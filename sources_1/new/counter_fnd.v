==> flow/design.v <==
`timescale 1ns / 1ps
module counter_fnd(
    input i_clk,
    input i_reset,
    output [13:0] o_counter
    );
    reg [13:0] r_counter = 0 ;
    assign o_counter = r_counter;
    always @(posedge i_clk or posedge i_reset) begin
        if(i_reset) begin
            r_counter <= 0;
        end
        else begin
             if(r_counter == 9999) begin
                r_counter <= 0;
            end
            else begin
                r_counter <= r_counter +1;
            end
        end
    end
endmodule
# --- From RTL to reports: counter_fnd ---
# The steps from the RTL of counter_fnd to its reports follow in flow order.
# Line numbers count from 1 in the design file above.
# Operators: Yosys type, input widths -> output width; for muxes data width and select width s.
# Library cell names are shortened.
design:
  top_module: "counter_fnd"
  clock_port: "i_clk"
  lib: "sky130hd"
  lib_corner: "tt_025C_1v80"

# --- Elaborated design ---
# Source: Yosys, flattened and elaborated, memories not mapped. Widths are those after wreduce; folded enables and synchronous resets count as part of the registers. Registers that Yosys merges into a memory's read port (data or address) are not register bits. Print and check cells do not count. Equal cells are merged and count once.
word_totals:
  ff_bits: 14
  elab_cells: 4
  input_bits: 2
classes:
  eq_ne: 1
  n_addsub: 1
  muxes: 1
op_table:
  columns: ["op", "count"]
  rows:
  - ["$add 14x1->14 const B", 1]
  - ["$eq 14x14->1 const B", 1]
  - ["$mux 14", 1]

# --- Depth ---
# Depth = most cells in a row (Yosys ltp): at word level without a register or memory, in the mapped netlist without a sequential cell, where the memories' decode and read muxes count.
logic_depth:
  word_depth: 2
  abc_area: 0
  ltp_mapped: 4
  ltp_nobuf: 4

# --- Mapped cells and area ---
# Yosys stat after the flow's synthesis: flattened, memories mapped to cells. It holds for the ABC_AREA given above (unset counts as 0); a run with the other value may have another netlist.
mapped:
  area_um2: 700.7
  mapped_cells: 66
  ff_cells: 14
  buf_cells: 0
types:
  columns: ["cell_type", "count"]
  rows:
  - ["dfrtp_1", 14]
  - ["xor2_1", 4]
  - ["xnor2_1", 3]
  - ["ha_1", 2]
  - ["nand3_1", 5]
  - ["nor4_4", 1]
  - ["nand2_1", 5]
  - ["a21oi_1", 3]
  - ["inv_1", 4]
  - ["nor3_1", 3]
  - ["o31ai_1", 2]
  - ["or4_1", 2]
  - ["nand4_1", 2]
  - ["nand4_2", 1]
  - ["nor4_1", 2]
  - ["nor2_1", 3]
  - ["o41a_1", 1]
  - ["or4_4", 1]
# Not listed: further types 7, cells in them 8.

# --- Worst setup path after synthesis ---
# OpenSTA on the mapped netlist: ideal clock, no wires. The path of least setup slack (recovery checks aside). Input and output delay are each 20% of the period. Register names are those of the netlist, which keeps one name where synthesis merged equal registers.
synth_path:
  path_type: "flip-flop to flip-flop"
  start: "register r_counter[11]"
  end: "register r_counter[13]"
  slack_ns: 0.445
  path_stages: 4
  t_required_ns: 1.862
  t_arrival_ns: 1.417
  path_buffers: 0
  delay_ns: 1.555
  launch_ns: 0.000
  tclk_ns: 2.0
  synth_period_reached_ns: 1.555
# "delay_ns" is the arrival time less input delay plus setup time.
# "path_stages": output pins that drive a net of the path, with the launching flip-flop's if there is one; two outputs of one cell count as two.
# "synth_period_reached_ns" is the clock period less the worst setup slack; recovery checks do not enter. This is arithmetic on one report: input and output delays are still those of the set period (20% each).
# The rows between start and end are the longest chain of elaborated cells between them; the timing report does not say that the signal goes this way. Where chains are equally long, one stands for them.
# Each line given opens the expression or statement behind the cell; cells for indexed reads and writes are added by Yosys, which also makes memories of some case tables.
# A register here has more assigning lines than the two given.
synth_via:
  path_cell_list: "dfrtp_1 or4_4 nor4_4 nor3_1"
  elab_chain_cells: 2
  cells_between: 3
  classes_between: "add/sub: 1; eq/ne: 1; mux: 1"
synth_rtl:
  columns: ["element", "line", "rtl"]
  rows:
  - ["start, declared", 7, "reg [13:0] r_counter = 0 ;"]
  - ["start, assigned", 11, "r_counter <= 0;"]
  - ["start, assigned", 18, "r_counter <= r_counter +1;"]
  - ["$add 14x1->14", 18, null]
  - ["$mux 14", 14, "if(r_counter == 9999) begin"]
  - ["end, assigned", 15, "r_counter <= 0;"]
  - ["end, assigned", 18, null]
  - ["end, declared", 7, null]

# --- Worst path after layout ---
# Path of least setup slack in the final report of run 1 (OpenROAD, finished layout, wires in). Where an end is a register, its clock arrival counts in the times.
layout_path:
  path_type: "flip-flop to flip-flop"
  start: "register r_counter[7]"
  end: "register r_counter[13]"
  launch_ns: 0.28
  t_arrival_ns: 1.62
  path_buffers: 1
  t_required_ns: 1.84
  path_stages: 5
  tclk_ns: 1.67
  slack_ns: 0.21
# The rows between start and end are the longest chain of elaborated cells between them; the timing report does not say that the signal goes this way. Where chains are equally long, one stands for them.
# A register here has more assigning lines than the two given.
layout_via:
  path_cell_list: "dfrtp_1 or4_4 nor4_4 buf_6 nor3_2"
  elab_chain_cells: 2
  cells_between: 3
  classes_between: "add/sub: 1; eq/ne: 1; mux: 1"
layout_rtl:
  columns: ["element", "line", "rtl"]
  rows:
  - ["start, declared", 7, "reg [13:0] r_counter = 0 ;"]
  - ["start, assigned", 11, "r_counter <= 0;"]
  - ["start, assigned", 18, "r_counter <= r_counter +1;"]
  - ["$add 14x1->14", 18, null]
  - ["$mux 14", 14, "if(r_counter == 9999) begin"]
  - ["end, assigned", 15, "r_counter <= 0;"]
  - ["end, assigned", 18, null]
  - ["end, declared", 7, null]

Flow measurements of counter_fnd on sky130hd: 2 stored runs with different settings, listed in no order. Input and output delays are each 20% of the period that was set; the output load is 0.01 pF.
By "achieved_period_ns" is meant the clock period of the run minus its worst setup slack. This is arithmetic on one report: input and output delays are still those of the set period (20% each).
"worstPathTime_ns" means the part of the period allowed to the worst setup path (the constraints hold back 20% at inputs and 20% at outputs) less its slack; where the path has registers, the arrival times of their clocks count too.
By "power.total_uw" is meant OpenSTA's value without simulated activity: inputs other than the clock are taken to toggle once in ten clock periods, and the tool carries that through the logic.

--- run 1 ---
==> flow/run.sh <==
#!/bin/bash
# the make line also repeats the synthesis and layout settings of config.mk as NAME=value (left out here)
make -C /OpenROAD-flow-scripts/flow DESIGN_CONFIG=/design/flow/config.mk WORK_HOME=/design/flow/orfs CLKGATE_MAP_FILE= finish
==> flow/config.mk <==
export PLATFORM = sky130hd
export DESIGN_NAME = counter_fnd
export DESIGN_NICKNAME = counter_fnd
export VERILOG_FILES = /design/flow/design.v
export SDC_FILE = /design/flow/constraint.sdc
export NUM_CORES = 4
export LEC_CHECK = 0
export CAP_MARGIN = 20
export CORE_MARGIN = 2
export CORE_UTILIZATION = 40
export SETUP_SLACK_MARGIN = 0.41
export SLEW_MARGIN = 20
==> flow/constraint.sdc <==
create_clock -name core_clock -period 1.67 [get_ports {i_clk}]
set_input_delay 0.3340 -clock core_clock [delete_from_list [all_inputs] [get_ports {i_clk}]]
set_output_delay 0.3340 -clock core_clock [all_outputs]
set_load 0.01 [all_outputs]

==> results, as YAML <==
results:
  final_util_pct: 69.9
  total_die_area_um2: 2102.7
  achieved_period_ns: 1.455
  setup_worst_slack_ns: 0.215
  post_synth_area_um2: 700.7
  worstPathTime_ns: 1.46
  worst_path_kind: "flip-flop to flip-flop"
  cell_area_final_um2: 1179.9
  power.total_uw: 558.2

--- run 2 ---
==> flow/run.sh <==
#!/bin/bash
# the make line also repeats the synthesis and layout settings of config.mk as NAME=value (left out here)
make -C /OpenROAD-flow-scripts/flow DESIGN_CONFIG=/design/flow/config.mk WORK_HOME=/design/flow/orfs CLKGATE_MAP_FILE= finish
==> flow/config.mk <==
export PLATFORM = sky130hd
export DESIGN_NAME = counter_fnd
export DESIGN_NICKNAME = counter_fnd
export VERILOG_FILES = /design/flow/design.v
export SDC_FILE = /design/flow/constraint.sdc
export NUM_CORES = 4
export LEC_CHECK = 0
export CAP_MARGIN = 20
export CELL_PAD_IN_SITES_GLOBAL_PLACEMENT = 2
export CORE_ASPECT_RATIO = 0.72
export CORE_MARGIN = 2
export CORE_UTILIZATION = 43
export GPL_ROUTABILITY_DRIVEN = 1
export GPL_TIMING_DRIVEN = 1
export MAX_ROUTING_LAYER = met5
export PLACE_DENSITY_LB_ADDON = 0.03
export SETUP_SLACK_MARGIN = 0.07
export SLEW_MARGIN = 30
export TNS_END_PERCENT = 45
==> flow/constraint.sdc <==
create_clock -name core_clock -period 1.55 [get_ports {i_clk}]
set_input_delay 0.3100 -clock core_clock [delete_from_list [all_inputs] [get_ports {i_clk}]]
set_output_delay 0.3100 -clock core_clock [all_outputs]
set_load 0.01 [all_outputs]

==> results, as YAML <==
results:
  final_util_pct: 68.8
  total_die_area_um2: 1972.5
  achieved_period_ns: 1.543
  setup_worst_slack_ns: 0.007
  post_synth_area_um2: 700.7
  worstPathTime_ns: 1.54
  worst_path_kind: "flip-flop to flip-flop"
  cell_area_final_um2: 1053.5
  power.total_uw: 637.8
